==> flow/design.v <==
module ps2(
    input   clk,
    input   clrn,
    input   ps2_clk,
    input   ps2_data,
    input   nextdata_n,
    output  [7:0]  data,
    output  reg ready,
    output  reg overflow
    );
    reg [9:0] buffer;         
    reg [7:0] fifo[7:0];      
    reg [2:0] w_ptr,r_ptr;    
    reg [3:0] count;   
    reg [2:0] ps2_clk_sync;
    always @(posedge clk) begin
        ps2_clk_sync <=  {ps2_clk_sync[1:0],ps2_clk};
    end
    wire sampling = ps2_clk_sync[2] & ~ps2_clk_sync[1];
    always @(posedge clk) begin
        if (clrn == 0) begin  
            count <= 0; w_ptr <= 0; r_ptr <= 0; overflow <= 0; ready<= 0;
        end
        else begin
            if ( ready ) begin  
                if(nextdata_n == 1'b0)  
                begin
                    r_ptr <= r_ptr + 3'b1;
                    if(w_ptr==(r_ptr+1'b1))  
                        ready <= 1'b0;
                end
            end
            if (sampling) begin
              if (count == 4'd10) begin
                if ((buffer[0] == 0) &&   
                    (ps2_data)       &&   
                    (^buffer[9:1])) begin       
                    fifo[w_ptr] <= buffer[8:1];   
                    w_ptr <= w_ptr+3'b1;
                    ready <= 1'b1;
                    overflow <= overflow | (r_ptr == (w_ptr + 3'b1));
                end
                count <= 0;      
              end else begin
                buffer[count] <= ps2_data;   
                count <= count + 3'b1;
              end
            end
        end
    end
    assign data = fifo[r_ptr];  
endmodule
module ps2_top(
    input clk,
    input rst,
    input ps2_clk,
    input ps2_data,
    output [7:0] seg1,
    output [7:0] seg2,
    output [7:0] seg3,
    output [7:0] seg4,
    output [7:0] seg5,
    output [7:0] seg6,
    output [7:0] seg7,
    output [7:0] seg8,
    output reg state_error,
    output overflow
);
wire [7:0] data;
reg ready;
wire ready_p1,ready_p2;
reg ready_d1,ready_d2;
reg nextdata_n;
reg [7:0] data_d1;
reg [7:0] seg_data_0;
reg [7:0] seg_data_1;
reg [7:0] seg_data_2;
reg [7:0] key_value;
reg [7:0] key_count;
reg [2:0] key_current,key_next;
parameter [2:0] key_press = 3'b100,key_loosen = 3'b010,key_loosen_previous = 3'b001;
assign ready_p1 = ready & !ready_d1;
assign ready_p2 = ready_d1 & !ready_d2;
seg_hex seg_hex_u0(
    .i_seg(seg_data_0),
    .o_seg_0(seg1),
    .o_seg_1(seg2)
);
seg_hex seg_hex_u1(
    .i_seg(seg_data_1),
    .o_seg_0(seg3),
    .o_seg_1(seg4)
);
seg_hex seg_hex_u2(
    .i_seg(seg_data_2),
    .o_seg_0(seg5),
    .o_seg_1(seg6)
);
seg_hex seg_hex_u3(
    .i_seg(8'h00),
    .o_seg_0(seg7),
    .o_seg_1(seg8)
);
ps2 ps2_u1(
    .clk(clk),
    .clrn(!rst),
    .ps2_clk(ps2_clk),
    .ps2_data(ps2_data),
    .nextdata_n(nextdata_n),
    .data(data),
    .ready(ready),
    .overflow(overflow)
);
rom rom_u1(
    .key_value(key_value),
    .ascii_value(seg_data_1)
);
always @(*) begin
    seg_data_0 = key_value;
    seg_data_2 = key_count;
end
always @(posedge clk or posedge rst) begin
    if(rst) begin 
        ready_d1 <= 1'd0;
        ready_d2 <= 1'b0;
    end
    else begin
        ready_d1 <= ready;
        ready_d2 <= ready_d1;
    end
end
always @(posedge clk or posedge rst) begin
    if(rst) begin
        data_d1 <= 8'b0;
        nextdata_n <= 1'b1;
    end
    else if(ready_p1) begin
        nextdata_n <= 1'b0;
        data_d1 <= data;
    end
    else begin
        data_d1 <= 8'b0;
        nextdata_n <= 1'b1;
    end
end
always @(posedge clk or posedge rst) begin
    if(rst) key_current <= key_loosen;
    else key_current <= key_next;
end 
always @(negedge clk or posedge rst) begin
    if(rst) begin
        key_count <= 8'b0;
        key_value <= 8'b0;
        key_next <= key_loosen;
        state_error <= 1'b0;
    end
    else if(ready_p2) begin
        case(key_current)
            key_loosen: begin
                if(data_d1 == key_value) begin
                    key_value <= key_value;
                    key_next <= key_current;
                    key_count <= key_count;
                    state_error <= state_error;
                end
                else begin 
                    key_value <= data_d1;
                    key_next <= key_press;
                    key_count <= key_count;
                    state_error <= state_error;
                end
            end
            key_press: begin 
                if(data_d1 == 8'hf0) begin
                    key_value <= key_value;
                    key_next <= key_loosen_previous;
                    key_count <= key_count + 1'b1;
                    state_error <= state_error;
                end
                else if(data_d1 == key_value) begin
                    key_value <= key_value;
                    key_next <= key_press;
                    key_count <= key_count;
                    state_error <= state_error;
                end
                else begin
                    key_value <= 8'h00;
                    key_next <= key_loosen;
                    key_count <= 8'b0;
                    state_error <= 1'b1;
                end
            end
            key_loosen_previous: begin
                if(data_d1 == key_value) begin
                    key_value <= 8'h00;
                    key_next <= key_loosen;
                    key_count <= key_count;
                    state_error <= state_error;
                end
                else begin 
                    key_value <= 8'b0;
                    key_next <= key_loosen;
                    key_count <= key_count;
                    state_error <= 1'b1;
                end
            end
            default: begin
                key_value <= 8'b0;
                key_next <= key_current;
                key_count <= key_count;
                state_error <= 1'b1;
            end
        endcase
    end
    else begin
        key_count <= key_count;
        key_value <= key_value;
        state_error <= state_error;
        case(key_current)
            key_loosen: key_next <= key_loosen;
            key_press: key_next <= key_press;
            key_loosen_previous: key_next <= key_loosen_previous;
            default: key_next <= key_loosen;
        endcase
    end
end
endmodule
module rom(
    input      [7:0] key_value,
    output reg [7:0] ascii_value
);
always@ (*) begin
    case (key_value)
        8'h1c: ascii_value = 8'h61;
        8'h32: ascii_value = 8'h62;
        8'h21: ascii_value = 8'h63;
        8'h23: ascii_value = 8'h64;
        8'h24: ascii_value = 8'h65;
        8'h2b: ascii_value = 8'h66;
        8'h34: ascii_value = 8'h67;
        8'h33: ascii_value = 8'h68;
        8'h43: ascii_value = 8'h69;
        8'h3b: ascii_value = 8'h6a;
        8'h42: ascii_value = 8'h6b;
        8'h4b: ascii_value = 8'h6c;
        8'h3a: ascii_value = 8'h6d;
        8'h31: ascii_value = 8'h6e;
        8'h44: ascii_value = 8'h6f;
        8'h4d: ascii_value = 8'h70;
        8'h15: ascii_value = 8'h71;
        8'h2d: ascii_value = 8'h72;
        8'h1b: ascii_value = 8'h73;
        8'h2c: ascii_value = 8'h74;
        8'h3c: ascii_value = 8'h75;
        8'h2a: ascii_value = 8'h76;
        8'h1d: ascii_value = 8'h77;
        8'h22: ascii_value = 8'h78;
        8'h35: ascii_value = 8'h79;
        8'h1a: ascii_value = 8'h70;
        8'h45: ascii_value = 8'h7a;
        8'h16: ascii_value = 8'h30;
        8'h1e: ascii_value = 8'h31;
        8'h26: ascii_value = 8'h32;
        8'h25: ascii_value = 8'h33;
        8'h2e: ascii_value = 8'h34;
        8'h36: ascii_value = 8'h35;
        8'h3d: ascii_value = 8'h36;
        8'h3e: ascii_value = 8'h37;
        8'h46: ascii_value = 8'h38;
        default: ascii_value = 8'h00;
    endcase
end
endmodule
module seg(
    input [3:0] i_seg,
    input blank_flag,
    output reg [7:0] o_seg
);
    parameter blank_value = 8'b0000_0000;
    parameter num0 = 8'b1111_1100;
    parameter num1 = 8'b0110_0000;
    parameter num2 = 8'b1101_1010;
    parameter num3 = 8'b1111_0010;
    parameter num4 = 8'b0110_0110;
    parameter num5 = 8'b1011_0110;
    parameter num6 = 8'b1011_1110;
    parameter num7 = 8'b1110_0000;
    parameter num8 = 8'b1111_1110;
    parameter num9 = 8'b1110_0110;
    parameter numa = 8'b1110_1110;
    parameter numb = 8'b0011_1110;
    parameter numc = 8'b1001_1100;
    parameter numd = 8'b0111_1010;
    parameter nume = 8'b1001_1110;
    parameter numf = 8'b1000_1110;
    always @(*) begin
        if(blank_flag) o_seg =  ~blank_value;
        else begin
            case(i_seg)
                4'd0 : o_seg = ~num0;
                4'd1 : o_seg = ~num1;
                4'd2 : o_seg = ~num2;
                4'd3 : o_seg = ~num3;
                4'd4 : o_seg = ~num4;
                4'd5 : o_seg = ~num5;
                4'd6 : o_seg = ~num6;
                4'd7 : o_seg = ~num7;
                4'd8 : o_seg = ~num8;
                4'd9 : o_seg = ~num9;
                4'd10: o_seg = ~numa;
                4'd11: o_seg = ~numb;
                4'd12: o_seg = ~numc;
                4'd13: o_seg = ~numd;
                4'd14: o_seg = ~nume;
                4'd15: o_seg = ~numf;
            endcase
        end
    end
endmodule
module seg_hex(
    input [7:0] i_seg,
    output [7:0] o_seg_0,o_seg_1
);
    reg blank_flag;
    always@ (*) begin
        if(i_seg == 8'h00) blank_flag = 1'b1;
        else blank_flag = 1'b0;
    end
    seg u0_seg(.i_seg(i_seg[3:0]), .blank_flag(blank_flag), .o_seg(o_seg_0));
    seg u1_seg(.i_seg(i_seg[7:4]), .blank_flag(blank_flag), .o_seg(o_seg_1));
endmodule
# --- Tool chain data of ps2_top ---
# Tool output for the design above, in the order of the flow.
# Lines are those of the file above, counted from 1.
# Operators: Yosys type, input widths -> output width; for muxes data width and select width s.
# Library cell names are shortened.
design:
  design: "ps2_top"
  clock_port: "clk"
  lib: "sky130hd"
  lib_corner: "tt_025C_1v80"

# --- Word-level counts ---
# Yosys after proc, flatten, opt, wreduce and memory -nomap, before mapping. Print and check cells are not counted.
# Yosys's memory passes give these memory sizes; they may raise the number of words (mostly to a power of two), join words into wider ones and drop unused or constant bits.
word_totals:
  reg_bits: 59
  ramBits: 64
  romBits: 1568
  clocked_rd_ports_x_width: 8
  n_memories: 8
  input_bits: 4
  output_inout_bits: 66
  word_cells: 118
mem_list:
  columns: ["name", "size", "width", "rd", "write_ports", "line", "text"]
  rows:
  - ["(name not given)", 128, 7, 1, 0, 233, "case (key_value)"]
  - ["(name not given)", 16, 7, 1, 0, 299, "case(i_seg)"]
  - ["(name not given)", 16, 7, 1, 0, 299, null]
  - ["(name not given)", 16, 7, 1, 0, 299, null]
  - ["(name not given)", 16, 7, 1, 0, 299, null]
  - ["(name not given)", 16, 7, 1, 0, 299, null]
# Further memories, not shown: 2.
classes:
  n_addsub: 6
  eq_ne: 12
  shifts: 2
  n_mux: 47
  logic: 13
  n_reduce_logical: 14
ops:
  columns: ["cell", "count"]
  rows:
  - ["$mux 8", 16]
  - ["$mux 3", 10]
  - ["$logic_not 8->1", 3]
  - ["$pmux 8 s2", 1]
  - ["$mux 1", 16]
  - ["$reduce_and 3->1", 4]
  - ["$shift 1x5->10", 1]
  - ["$shift 1x5->10 const A", 1]
  - ["$and 10x10->10", 1]
  - ["$or 10x10->10", 1]
  - ["$not 10->10", 1]
  - ["$add 3x1->3 const B", 3]
  - ["$reduce_xor 9->1", 1]
  - ["$pmux 3 s3", 1]
  - ["$ne 2x2->1 const B", 4]
  - ["$add 8x1->8 const B", 1]
  - ["$eq 8x8->1", 1]
  - ["$eq 8x8->1 const B", 1]
  - ["$not 1->1", 6]
  - ["$eq 3x3->1", 2]
  - ["$pmux 3 s2", 1]
  - ["$neg 4->5", 1]
  - ["$add 4x1->4 const B", 1]
  - ["$eq 4x4->1 const B", 1]
  - ["$reduce_and 4->1", 1]
  - ["$mux 4", 1]
  - ["$and 1x1->1", 3]
  - ["$eq 3x1->1 const B", 1]
# Not listed: further kinds 7, cells in them 9.

# --- Logic depth ---
# Longest topological path by Yosys (ltp), each cell counted once; first at word level (registers and memories cut), then after technology mapping (sequential cells cut; the memories' decode and read muxes count).
logic_depth:
  ltp_word: 8
  ABC_AREA: 0
  depth_mapped: 15
  ltp_nobuf: 13

# --- Synthesis result ---
# The flow's flattened synthesis, as Yosys stat reports it; memories are mapped. The netlist is that of the ABC_AREA named above (0 if unset); the other value can give another one.
by_type:
  columns: ["cell", "count", "area_total_um2"]
  rows:
  - ["edfxtp_1", 74, 2.22E+03]
  - ["ha_1", 41, 512.992]
  - ["dfrtn_1", 19, 475.456]
  - ["dfxtp_1", 18, 360.346]
  - ["mux4_2", 16, 360.346]
  - ["dfrtp_1", 12, 300.288]
  - ["mux2i_1", 23, 230.221]
  - ["xnor2_1", 25, 218.96]
  - ["nor2_1", 55, 206.448]
  - ["buf_4", 27, 202.694]
  - ["o21ai_0", 39, 195.187]
  - ["o211ai_1", 25, 187.68]
  - ["a21oi_1", 37, 185.178]
  - ["nand2_1", 46, 172.666]
  - ["inv_1", 35, 131.376]
  - ["nor2b_1", 17, 106.352]
  - ["o311ai_0", 12, 105.101]
  - ["nand3_1", 20, 100.096]
# Other cell types: 70; their cells: 198.
mapped:
  stdcells: 739
  synth_area_um2: 7790.0
  seq_area_um2: 3437.0
  ffs: 126
# The figures by module come from a second, unflattened synthesis with its own total; it is not the netlist above.
hier_totals:
  hier_cells: 871
  hier_area_um2: 8757.1
# Rows give one instance, submodules left out.
by_module:
  columns: ["mod", "instances", "n_cells", "mod_area_um2"]
  rows:
  - ["ps2", 1, 250, 3952.5]
  - ["seg", 8, 41, 287.8]
  - ["ps2_top", 1, 169, 1635.3]
  - ["rom", 1, 112, 792.0]
  - ["seg_hex", 4, 3, 18.8]

# Flow runs of ps2_top

Record of 2 stored runs of the RTL-to-layout flow on ps2_top, platform sky130hd. The runs are unordered. Constraints: input delay and output delay 20% of the set period each, output load 0.01 pF.
"power_mw": no workload was simulated; the value follows from the tool's default switching activity.

--- run 1 ---
==> flow/run.sh <==
#!/bin/bash
# the make line also repeats the synthesis and layout settings of config.mk as NAME=value (left out here)
make -C /OpenROAD-flow-scripts/flow DESIGN_CONFIG=/design/flow/config.mk WORK_HOME=/design/flow/orfs CLKGATE_MAP_FILE= finish
==> flow/config.mk <==
export PLATFORM = sky130hd
export DESIGN_NAME = ps2_top
export DESIGN_NICKNAME = ps2_top
export VERILOG_FILES = /design/flow/design.v
export SDC_FILE = /design/flow/constraint.sdc
export NUM_CORES = 4
export LEC_CHECK = 0
export ABC_AREA = 0
export CAP_MARGIN = 10
export CELL_PAD_IN_SITES_DETAIL_PLACEMENT = 0
export CORE_MARGIN = 2
export CORE_UTILIZATION = 22
export MAX_ROUTING_LAYER = met5
export PLACE_DENSITY_LB_ADDON = 0.16
export SETUP_SLACK_MARGIN = -1.15
export SLEW_MARGIN = 20
==> flow/constraint.sdc <==
create_clock -name core_clock -period 13.6 [get_ports {clk}]
set_input_delay 2.7200 -clock core_clock [delete_from_list [all_inputs] [get_ports {clk}]]
set_output_delay 2.7200 -clock core_clock [all_outputs]
set_load 0.01 [all_outputs]

==> results, as YAML <==
results:
  dieArea_um2: 36929.3
  setupTns_ns: 0.000
  synth_area_um2: 7790.0
  worstSetupSlack_ns: 0.040
  power_mw: 0.9357
  util_frac: 0.268

--- run 2 ---
==> flow/run.sh <==
#!/bin/bash
# the make line also repeats the synthesis and layout settings of config.mk as NAME=value (left out here)
make -C /OpenROAD-flow-scripts/flow DESIGN_CONFIG=/design/flow/config.mk WORK_HOME=/design/flow/orfs CLKGATE_MAP_FILE= finish
==> flow/config.mk <==
export PLATFORM = sky130hd
export DESIGN_NAME = ps2_top
export DESIGN_NICKNAME = ps2_top
export VERILOG_FILES = /design/flow/design.v
export SDC_FILE = /design/flow/constraint.sdc
export NUM_CORES = 4
export LEC_CHECK = 0
export CAP_MARGIN = 20
export CORE_MARGIN = 2
export CORE_UTILIZATION = 40
export SETUP_SLACK_MARGIN = 1.61
export SLEW_MARGIN = 20
==> flow/constraint.sdc <==
create_clock -name core_clock -period 11.7 [get_ports {clk}]
set_input_delay 2.3400 -clock core_clock [delete_from_list [all_inputs] [get_ports {clk}]]
set_output_delay 2.3400 -clock core_clock [all_outputs]
set_load 0.01 [all_outputs]

==> results, as YAML <==
results:
  synth_area_um2: 7790.0
  dieArea_um2: 20606.6
  power_mw: 0.9999
  worstSetupSlack_ns: 0.498
  util_frac: 0.526
  setupTns_ns: 0.000
